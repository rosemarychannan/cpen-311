==> flow/design.v <==
module dot(input logic clk, input logic rst_n,
           output logic slave_waitrequest,
           input logic [3:0] slave_address,
           input logic slave_read, output logic [31:0] slave_readdata,
           input logic slave_write, input logic [31:0] slave_writedata,
           input logic master_waitrequest,
           output logic [31:0] master_address,
           output logic master_read, input logic [31:0] master_readdata, input logic master_readdatavalid,
           output logic master_write, output logic [31:0] master_writedata);
    enum logic [2:0] {WAIT, READw, STOREw, READa, STOREa, CHECK, WRITE} state;
    logic [31:0] w_addr,a_addr,a_len;
    logic signed [31:0] w_data, a_data,sum,sum_reg;
    logic signed [63:0] product;
    always_ff @(posedge clk or negedge rst_n) begin
        if (!rst_n) begin
            state <= WAIT;
            w_addr <= 0;
            a_addr <= 0;    
            w_data <= 0;
            a_data <= 0;
            a_len <=0;
            sum <= 0;  
        end else begin
            case (state)
                WAIT: begin
                    if(slave_write)begin
                        case (slave_address)
                            4'd0: if(a_len > 0)state <= READw;
                            4'd2: w_addr <= slave_writedata;
                            4'd3: a_addr <= slave_writedata;
                            4'd5: a_len <= slave_writedata;
                        endcase
                    end    
                    w_data <= 0;
                    a_data <= 0;
                    sum <= 0;  
                end
                READw: begin
                    if (!master_waitrequest)
                        state <= STOREw;
                end
                STOREw: begin
                    if(master_readdatavalid)begin
                        w_data <= master_readdata;
                        state <= READa;
                    end
                end
                READa: begin
                    if (!master_waitrequest)
                        state <= STOREa;
                end
                STOREa: begin
                    if(master_readdatavalid)begin
                        a_data <= master_readdata;
                        state <= CHECK;
                    end
                end
                CHECK: begin
                    if (a_len > 1) begin
                        a_len <= a_len - 32'b1;
                        w_addr <= w_addr + 32'd4;
                        a_addr <= a_addr + 32'd4;
                        state <= READw;
                    end else begin
                        state <= WAIT;
                        sum_reg <= sum + product[47:16];
                    end
                    sum <= sum + product[47:16];
                end
            endcase
        end
    end
    always_comb begin
        slave_waitrequest = 1'b1;
        master_address = 32'b0;
        master_read = 1'b0;
        master_write = 1'b0;
        master_writedata = 32'b0;
        slave_readdata =32'b0;
        product = 64'b0;
        case (state)
            WAIT: begin
                slave_waitrequest = 0;
                slave_readdata = sum_reg;
            end
            READw: begin
                master_address = w_addr;
                master_read = 1'b1;
            end
            STOREw: begin
                master_address = w_addr;
                master_read = 1'b0;
            end
            READa: begin
                master_address = a_addr;
                master_read = 1'b1;
            end
            STOREa: begin
                master_address = a_addr;
                master_read = 1'b0;
            end
            CHECK: begin
                master_address = a_addr;
                master_read = 1'b0;
                product <= w_data * a_data;
            end
        endcase
    end
endmodule: dot
From RTL to reports: dot. What the tools print for dot, step after step. Lines are those of the file above, counted from 1. Operators: Yosys type, input widths -> output width; for muxes data width and select width s. Cell names lack the library's common part. A cell with - has no value.

Top module: dot. Clock input: clk. Standard-cell library: sky130hd. Library corner: tt_025C_1v80.

Word level. Yosys after proc, flatten, opt, wreduce and memory -nomap, before mapping. Memory bits, and registers merged into a memory's read port (data or address), are not among the register bits. Print and check cells are not counted. Equal cells are merged and count once.

The figure for multipliers is 1. Under equal/unequal tests stands 19. For order comparisons the number is 2. For multiplexer cells the number is 30. For shift-type cells the number is 0. Bitwise operators: 1. Div/mod/pow operators: 0. Reduce/logical cells: 16. Under $add $sub $neg stands 4.

Operators by type and width (number): $mul 32x32->48 (1); $pmux 32 s2 (7); $mux 32 (11); $gt 32x1->1 const B (2); $add 32x3->32 const B (2); $mux 48 (1); $sub 32x1->32 const B (1); $add 32x32->32 (1); $ne 2x2->1 const B (11); $mux 3 (7); $pmux 3 s6 (1); $reduce_and 4->1 (3); $eq 4x2->1 const B (2); $reduce_and 8->1 (1); $reduce_bool 2->1 (3); $eq 3x2->1 const B (2); $eq 3x3->1 const B (2); $reduce_bool 6->1 (1); $reduce_and 2->1 (2); $reduce_or 2->1 (2); $eq 4x3->1 const B (1); $logic_not 4->1 (1); $eq 3x1->1 const B (1); $logic_not 3->1 (1); $reduce_and 3->1 (1); $reduce_or 3->1 (1); $mux 1 (3); $not 1->1 (1).

Bits in registers: 227. The figure for output and inout bits is 99. The entry for ROM bits reads 0. The figure for bits in writable memories is 0. Under memory cells stands 0. Under cells after elaboration stands 81. The figure for input bits is 74. For word width x clocked read ports the number is 0. The figure for bits in latches is 0.

Longest topological paths. Yosys ltp: most cells in a row. Word level: on the elaborated netlist, between registers, memories and ports. Mapped: between sequential cells and ports; inverters and the memories' decode and read muxes count.

For depth in word-level cells the number is 5. The entry for ABC_AREA reads 0. The figure for gate-level depth with buffers is 40. Under depth with buffers taken out stands 38.

After synthesis. Source: synth_stat.txt of the flow (Yosys; design flattened, memories mapped). It holds for the ABC_AREA given above (unset counts as 0); a run with the other value may have another netlist. The area totals of this step are shown rounded.

Cell types: fa_1 (number 839, total area 1.68E+04 um^2); dfrtp_1 (number 197, total area 4.93E+03 um^2); and2_1 (number 537, total area 3.36E+03 um^2); inv_1 (number 836, total area 3138.01 um^2); ha_1 (number 198, total area 2.48E+03 um^2); nand2_1 (number 479, total area 1.8E+03 um^2); a22o_1 (number 126, total area 1.1E+03 um^2); edfxtp_1 (number 32, total area 960.922 um^2); a21oi_1 (number 191, total area 955.917 um^2); clkbuf_1 (number 245, total area 919.632 um^2); xnor2_1 (number 77, total area 674.397 um^2); o21ai_0 (number 114, total area 570.547 um^2); o22ai_1 (number 74, total area 462.944 um^2); nand3_1 (number 67, total area 335.322 um^2); nor2_1 (number 82, total area 307.795 um^2); buf_4 (number 33, total area 247.738 um^2); xor2_1 (number 25, total area 218.96 um^2); and3_1 (number 26, total area 162.656 um^2).

Not listed: further types 53, cells in them 247.

The entry for synthesis area reads 41200 um^2. For flip-flop cells the number is 230. Sequential part of the area: 5920 um^2. The entry for buffer cells reads 290. Under mapped cells stands 4425.

Timing after synthesis. Path of least setup slack by OpenSTA after synthesis, without wires, with an ideal clock, recovery checks aside; 20% of the period is set as input and as output delay. Where synthesis merged equal registers, the netlist keeps one of their names.

Path type: register to register. Start: register w_data[13]. End: register sum[31]. The figure for stages is 38. Under buffers on the path stands 2. The entry for setup time reads 0.138 ns. Under data required time stands 15.062 ns. For time at the first pin the number is 0.000 ns. Under period stands 15.2 ns. The figure for arrival time is 9.081 ns. For setup slack the number is 5.981 ns. Path delay: 9.219 ns. The entry for synthesis period reached reads 9.219 ns.

"path delay" is the arrival time less input delay plus setup time. "stages": output pins that drive a net of the path, with the launching flip-flop's if there is one; two outputs of one cell count as two. "synthesis period reached" is the clock period less the worst setup slack; recovery checks do not enter. This is arithmetic on one report: input and output delays are still those of the set period (20% each). The rows between start and end are the longest chain of elaborated cells between them; the timing report does not say that the signal goes this way. Where chains are equally long, one stands for them. A line is the first line of the expression or statement that the cell stems from. Yosys adds cells for indexed reads and writes and turns some case tables into memories. At most two assigning lines are given for a register; there are more.

Cell sequence: dfrtp_1 > clkbuf_1 > and2_1 > fa_1 > fa_1 > fa_1 > inv_1 > fa_1 > inv_1 > fa_1 > inv_1 > fa_1 > inv_1 > fa_1 > fa_1 > ha_1 > a21oi_1 > nor2_1 > [2 not listed] > a221oi_1 > o21ai_0 > a21oi_1 > xor2_1 > nor2_1 > ha_1 > buf_2 > nand2_1 > o21ai_2 > or3_1 > a311o_1 > a21oi_4 > a2111oi_4 > a2111oi_2 > nor3_1 > xor2_1 > xnor2_1 > o22ai_1. Under length of the longest elaborated chain stands 4. The figure for elaborated cells between the ends (all ways) is 4. Classes of those cells: add/sub (1); mul (1); mux (2).

RTL lines, path post-synthesis: from (decl) (RTL line 12) `logic signed [31:0] w_data, a_data,sum,sum_reg;`; from (assign) (RTL line 19) `w_data <= 0;`; from (assign) (RTL line 44) `w_data <= master_readdata;`; $mul 32x32->48 (RTL line 105); $mux 48 (RTL line 81) `case (state)`; $add 32x32->32 (RTL line 68); $pmux 32 s2 (RTL line 24) `case (state)`; to (assign) (RTL line 22) `sum <= 0;`; to (assign) (RTL line 68); to (decl) (RTL line 12).

Settings of 2 stored flow runs for module dot (sky130hd), not sorted in any way. The constraints put input and output delay at 20% of the set period each and load the outputs with 0.01 pF.

Files of flow run 1:
==> flow/run.sh <==
#!/bin/bash
# the make line also repeats the synthesis and layout settings of config.mk as NAME=value (left out here)
make -C /OpenROAD-flow-scripts/flow DESIGN_CONFIG=/design/flow/config.mk WORK_HOME=/design/flow/orfs CLKGATE_MAP_FILE= finish
==> flow/config.mk <==
export PLATFORM = sky130hd
export DESIGN_NAME = dot
export DESIGN_NICKNAME = dot
export VERILOG_FILES = /design/flow/design.v
export SDC_FILE = /design/flow/constraint.sdc
export NUM_CORES = 4
export LEC_CHECK = 0
export CAP_MARGIN = 20
export CELL_PAD_IN_SITES_DETAIL_PLACEMENT = 2
export CORE_ASPECT_RATIO = 0.62
export CORE_MARGIN = 2
export CORE_UTILIZATION = 64
export CTS_CLUSTER_DIAMETER = 137
export GPL_ROUTABILITY_DRIVEN = 1
export MAX_ROUTING_LAYER = met4
export MIN_ROUTING_LAYER = met1
export PLACE_DENSITY_LB_ADDON = 0.11
export SETUP_SLACK_MARGIN = 1.32
export SLEW_MARGIN = 5
==> flow/constraint.sdc <==
create_clock -name core_clock -period 9.58 [get_ports {clk}]
set_input_delay 1.9160 -clock core_clock [delete_from_list [all_inputs] [get_ports {clk}]]
set_output_delay 1.9160 -clock core_clock [all_outputs]
set_load 0.01 [all_outputs]

Outcome of flow run 1: stopped before the end: placement reported DPL-0033.

Files of flow run 2:
==> flow/run.sh <==
#!/bin/bash
# the make line also repeats the synthesis and layout settings of config.mk as NAME=value (left out here)
make -C /OpenROAD-flow-scripts/flow DESIGN_CONFIG=/design/flow/config.mk WORK_HOME=/design/flow/orfs CLKGATE_MAP_FILE= finish
==> flow/config.mk <==
export PLATFORM = sky130hd
export DESIGN_NAME = dot
export DESIGN_NICKNAME = dot
export VERILOG_FILES = /design/flow/design.v
export SDC_FILE = /design/flow/constraint.sdc
export NUM_CORES = 4
export LEC_CHECK = 0
export ABC_AREA = 1
export CAP_MARGIN = 20
export CELL_PAD_IN_SITES_DETAIL_PLACEMENT = 0
export CELL_PAD_IN_SITES_GLOBAL_PLACEMENT = 3
export CORE_MARGIN = 2
export CORE_UTILIZATION = 56
export CTS_CLUSTER_DIAMETER = 400
export GPL_ROUTABILITY_DRIVEN = 1
export GPL_TIMING_DRIVEN = 0
export PLACE_DENSITY_LB_ADDON = 0.25
export SETUP_SLACK_MARGIN = -0.41
export SLEW_MARGIN = 35
==> flow/constraint.sdc <==
create_clock -name core_clock -period 11.2 [get_ports {clk}]
set_input_delay 2.2400 -clock core_clock [delete_from_list [all_inputs] [get_ports {clk}]]
set_output_delay 2.2400 -clock core_clock [all_outputs]
set_load 0.01 [all_outputs]

Outcome of flow run 2: stopped before the end: placement reported FLW-0024.
